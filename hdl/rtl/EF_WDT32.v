==> flow/design.v <==
`timescale          1ns/1ps
`default_nettype    none
module EF_WDT32 (
		input wire          clk,
		input wire          rst_n,
		output reg [31:0]   WDTMR,
		input wire [31:0]   WDTLOAD,
		output wire         WDTTO,
		input wire          WDTEN
);
	assign	WDTTO = WDTEN & (WDTMR == 32'd0);
	always @(posedge clk or negedge rst_n)
	begin
		if(!rst_n)
			WDTMR <= 32'h0;
		else if(WDTEN == 1'b0)
			WDTMR <= WDTLOAD;
		else if(WDTTO == 1'b1)
			WDTMR <= WDTLOAD;
		else 
			WDTMR <= WDTMR - 32'd1;
	end
endmodule
Reports on EF_WDT32
The steps from the RTL of EF_WDT32 to its reports follow in flow order. Line numbers count from 1 in the design file above. Operators: Yosys type, input widths -> output width; for muxes data width and select width s. Cell names lack the library's common part. Not given: --

Design top: EF_WDT32. Clock: clk. Library: sky130hd. Corner: tt_025C_1v80.

Word level
Counts by Yosys on the flattened word-level netlist (proc, flatten, opt, wreduce; memories kept). Register bits leave out memories and registers merged into their read ports (data or address); mux counts leave out enables and synchronous resets folded into registers. Print and check cells are left out. Cells with the same type and inputs are merged into one.

The figure for add/sub/neg operators is 1. The entry for $mul reads 0. Divide/modulo/power cells: 0. The figure for magnitude comparators is 0. For equal/unequal tests the number is 0. The figure for shifts and indexed selects is 0. The entry for multiplexer cells reads 2. For bitwise operators the number is 1. Reductions and logical operators: 1.

Operators with widths (number): $mux 32 (2); $sub 32x1->32 const B (1); $logic_not 32->1 (1); $and 1x1->1 (1).

The figure for register bits is 32. The entry for latch bits reads 0. For bits in writable memories the number is 0. Bits in read-only memories: 0. The entry for word width x clocked read ports reads 0. For memory cells the number is 0. Output and inout port bits: 33.

Logic depth
Yosys ltp: most cells in a row. Word level: on the elaborated netlist, between registers, memories and ports. Mapped: between sequential cells and ports; inverters and the memories' decode and read muxes count.

The entry for word-level depth reads 4. ABC_AREA: 0. Depth in mapped cells: 8. The figure for gate-level depth less buffers is 6.

Mapped cells and area
The flow's flattened synthesis, as Yosys stat reports it; memories are mapped. The netlist is that of the ABC_AREA named above (0 if unset); the other value can give another one. Totals and module areas in this step are rounded.

Cells by type (number): dfrtp_1 (32); xnor2_1 (21); nand2_1 (35); o21ai_0 (20); nor4_1 (15); nor2_1 (14); xor2_1 (6); nor3_1 (8); o21ai_1 (7); or4_1 (4); or2_2 (4); buf_4 (3); o31ai_4 (1); or3_1 (3); o21ai_2 (2); o22a_1 (2); buf_8 (1); nand3_1 (3).

Other cell types: 16; their cells: 21.

For mapped cells the number is 202. Under cell area after synthesis stands 1827 um2. The entry for mapped flip-flops reads 32.

Path before layout
Path of least setup slack by OpenSTA after synthesis, without wires, with an ideal clock, recovery checks aside; 20% of the period is set as input and as output delay. Where synthesis merged equal registers, the netlist keeps one of their names.

Path kind: flip-flop to output port. Start point: reg WDTMR[10]. End point: out WDTTO. Under period stands 4.81 ns. Under external output delay stands 0.962 ns. Time at the first pin: 0.000 ns. Arrival time: 2.187 ns. For required time the number is 3.848 ns. Slack: 1.661 ns. Path delay: 2.187 ns. For stages on the path the number is 6. Buffers on the path: 2. The figure for synthesis period reached is 3.149 ns.

"path delay" is the arrival time less input delay plus setup time. At an output port there is no setup time. "stages on the path" counts driving pins, that of a launching flip-flop among them; a cell with two outputs on the path counts twice. "synthesis period reached" is the clock period less the worst setup slack; recovery checks do not enter. This is arithmetic on one report: input and output delays are still those of the set period (20% each). The rows between start and end are the longest chain of elaborated cells between them; the timing report does not say that the signal goes this way. Where chains are equally long, one stands for them. Each line given opens the expression or statement behind the cell; cells for indexed reads and writes are added by Yosys, which also makes memories of some case tables. At most two assigning lines are given for a register; there are more.

Path through: dfrtp_1 > or4_4 > or4b_4 > buf_6 > buf_8 > nor4_1. For length of the longest elaborated chain the number is 2. Under elaborated cells between the ends (all ways) stands 2. Classes of those cells: 1 x logic; 1 x reduce/logical.

Ends and longest elaborated chain, post-synthesis: start, declared (RTL line 6) `output reg [31:0] WDTMR,`; start, assigned (RTL line 15) `WDTMR <= 32'h0;`; start, assigned (RTL line 21) `WDTMR <= WDTMR - 32'd1;`; $logic_not 32->1 (RTL line 11) `assign WDTTO = WDTEN & (WDTMR == 32'd0);`; $and 1x1->1 (RTL line 11); end, declared (RTL line 8) `output wire WDTTO,`.

Path in the finished layout
Path of least setup slack in the final report of job 1 (OpenROAD, finished layout, wires in). Where an end is a register, its clock arrival counts in the times.

Path kind: flip-flop to output port. Start point: reg WDTMR[10]. End point: out WDTTO. Under period stands 4.68 ns. Under external output delay stands 0.94 ns. Time at the first pin: 0.28 ns. Arrival time: 2.88 ns. For required time the number is 3.74 ns. Slack: 0.86 ns. For stages on the path the number is 5. Buffers on the path: 1.

The rows between start and end are the longest chain of elaborated cells between them; the timing report does not say that the signal goes this way. Where chains are equally long, one stands for them. At most two assigning lines are given for a register; there are more.

Path through: dfrtp_1 > or4_4 > or4b_4 > nor4_1 > clkdlybuf4s50_1. For length of the longest elaborated chain the number is 2. Under elaborated cells between the ends (all ways) stands 2. Classes of those cells: 1 x logic; 1 x reduce/logical.

Ends and longest elaborated chain, after layout: start, declared (RTL line 6) `output reg [31:0] WDTMR,`; start, assigned (RTL line 15) `WDTMR <= 32'h0;`; start, assigned (RTL line 21) `WDTMR <= WDTMR - 32'd1;`; $logic_not 32->1 (RTL line 11) `assign WDTTO = WDTEN & (WDTMR == 32'd0);`; $and 1x1->1 (RTL line 11); end, declared (RTL line 8) `output wire WDTTO,`.

Lab notebook: EF_WDT32

Top module EF_WDT32; platform sky130hd; tools Yosys and OpenROAD; 2 stored runs in no particular order. Input and output delays are each 20% of the period that was set; the output load is 0.01 pF. "achieved period" is the run's clock period less its worst setup slack. It is reckoned from that one timing run; input and output delays stay at 20% of the period that was set. By "power consumption" is meant OpenSTA's value without simulated activity: inputs other than the clock are taken to toggle once in ten clock periods, and the tool carries that through the logic. Results are given in rounded form.

Job 1 has these settings: period_ns 4.68; CORE_UTILIZATION 22; PLACE_DENSITY 0.9; CORE_ASPECT_RATIO 1.14; CORE_MARGIN 8; CELL_PAD_IN_SITES_GLOBAL_PLACEMENT 0; CTS_CLUSTER_SIZE 96; CTS_CLUSTER_DIAMETER 298; MIN_ROUTING_LAYER met2; CAP_MARGIN 20; SLEW_MARGIN 20. The achieved period stands at 3.819 ns. The die size is 11480 um2. The power consumption stands at 0.8098 mW. The worst hold slack in the final report comes to 0.582 ns. For the mapped cell area after synthesis the run shows 1827 um2. The measured final setup TNS is 0.000 ns. The area of the standard cells in the finished layout comes to 2693 um2. The utilization in the final report comes to 33.4%. The measured worst setup slack after layout is 0.861 ns.

Job 2 has these settings: period_ns 3.53; CORE_UTILIZATION 40; PLACE_DENSITY 0.44; HOLD_SLACK_MARGIN 0.18; CORE_ASPECT_RATIO 0.85; CORE_MARGIN 9; ABC_AREA 0; GPL_TIMING_DRIVEN 1; CTS_CLUSTER_SIZE 84; SLEW_MARGIN 0; MAX_ROUTING_LAYER met4; CAP_MARGIN 20. The achieved period stands at 2.934 ns. The die size is 7332 um2. The power consumption stands at 0.9995 mW. The worst hold slack in the final report comes to 0.546 ns. For the mapped cell area after synthesis the run shows 1827 um2. The measured final setup TNS is 0.000 ns. The area of the standard cells in the finished layout comes to 2655 um2. The utilization in the final report comes to 61.0%. The measured worst setup slack after layout is 0.596 ns.
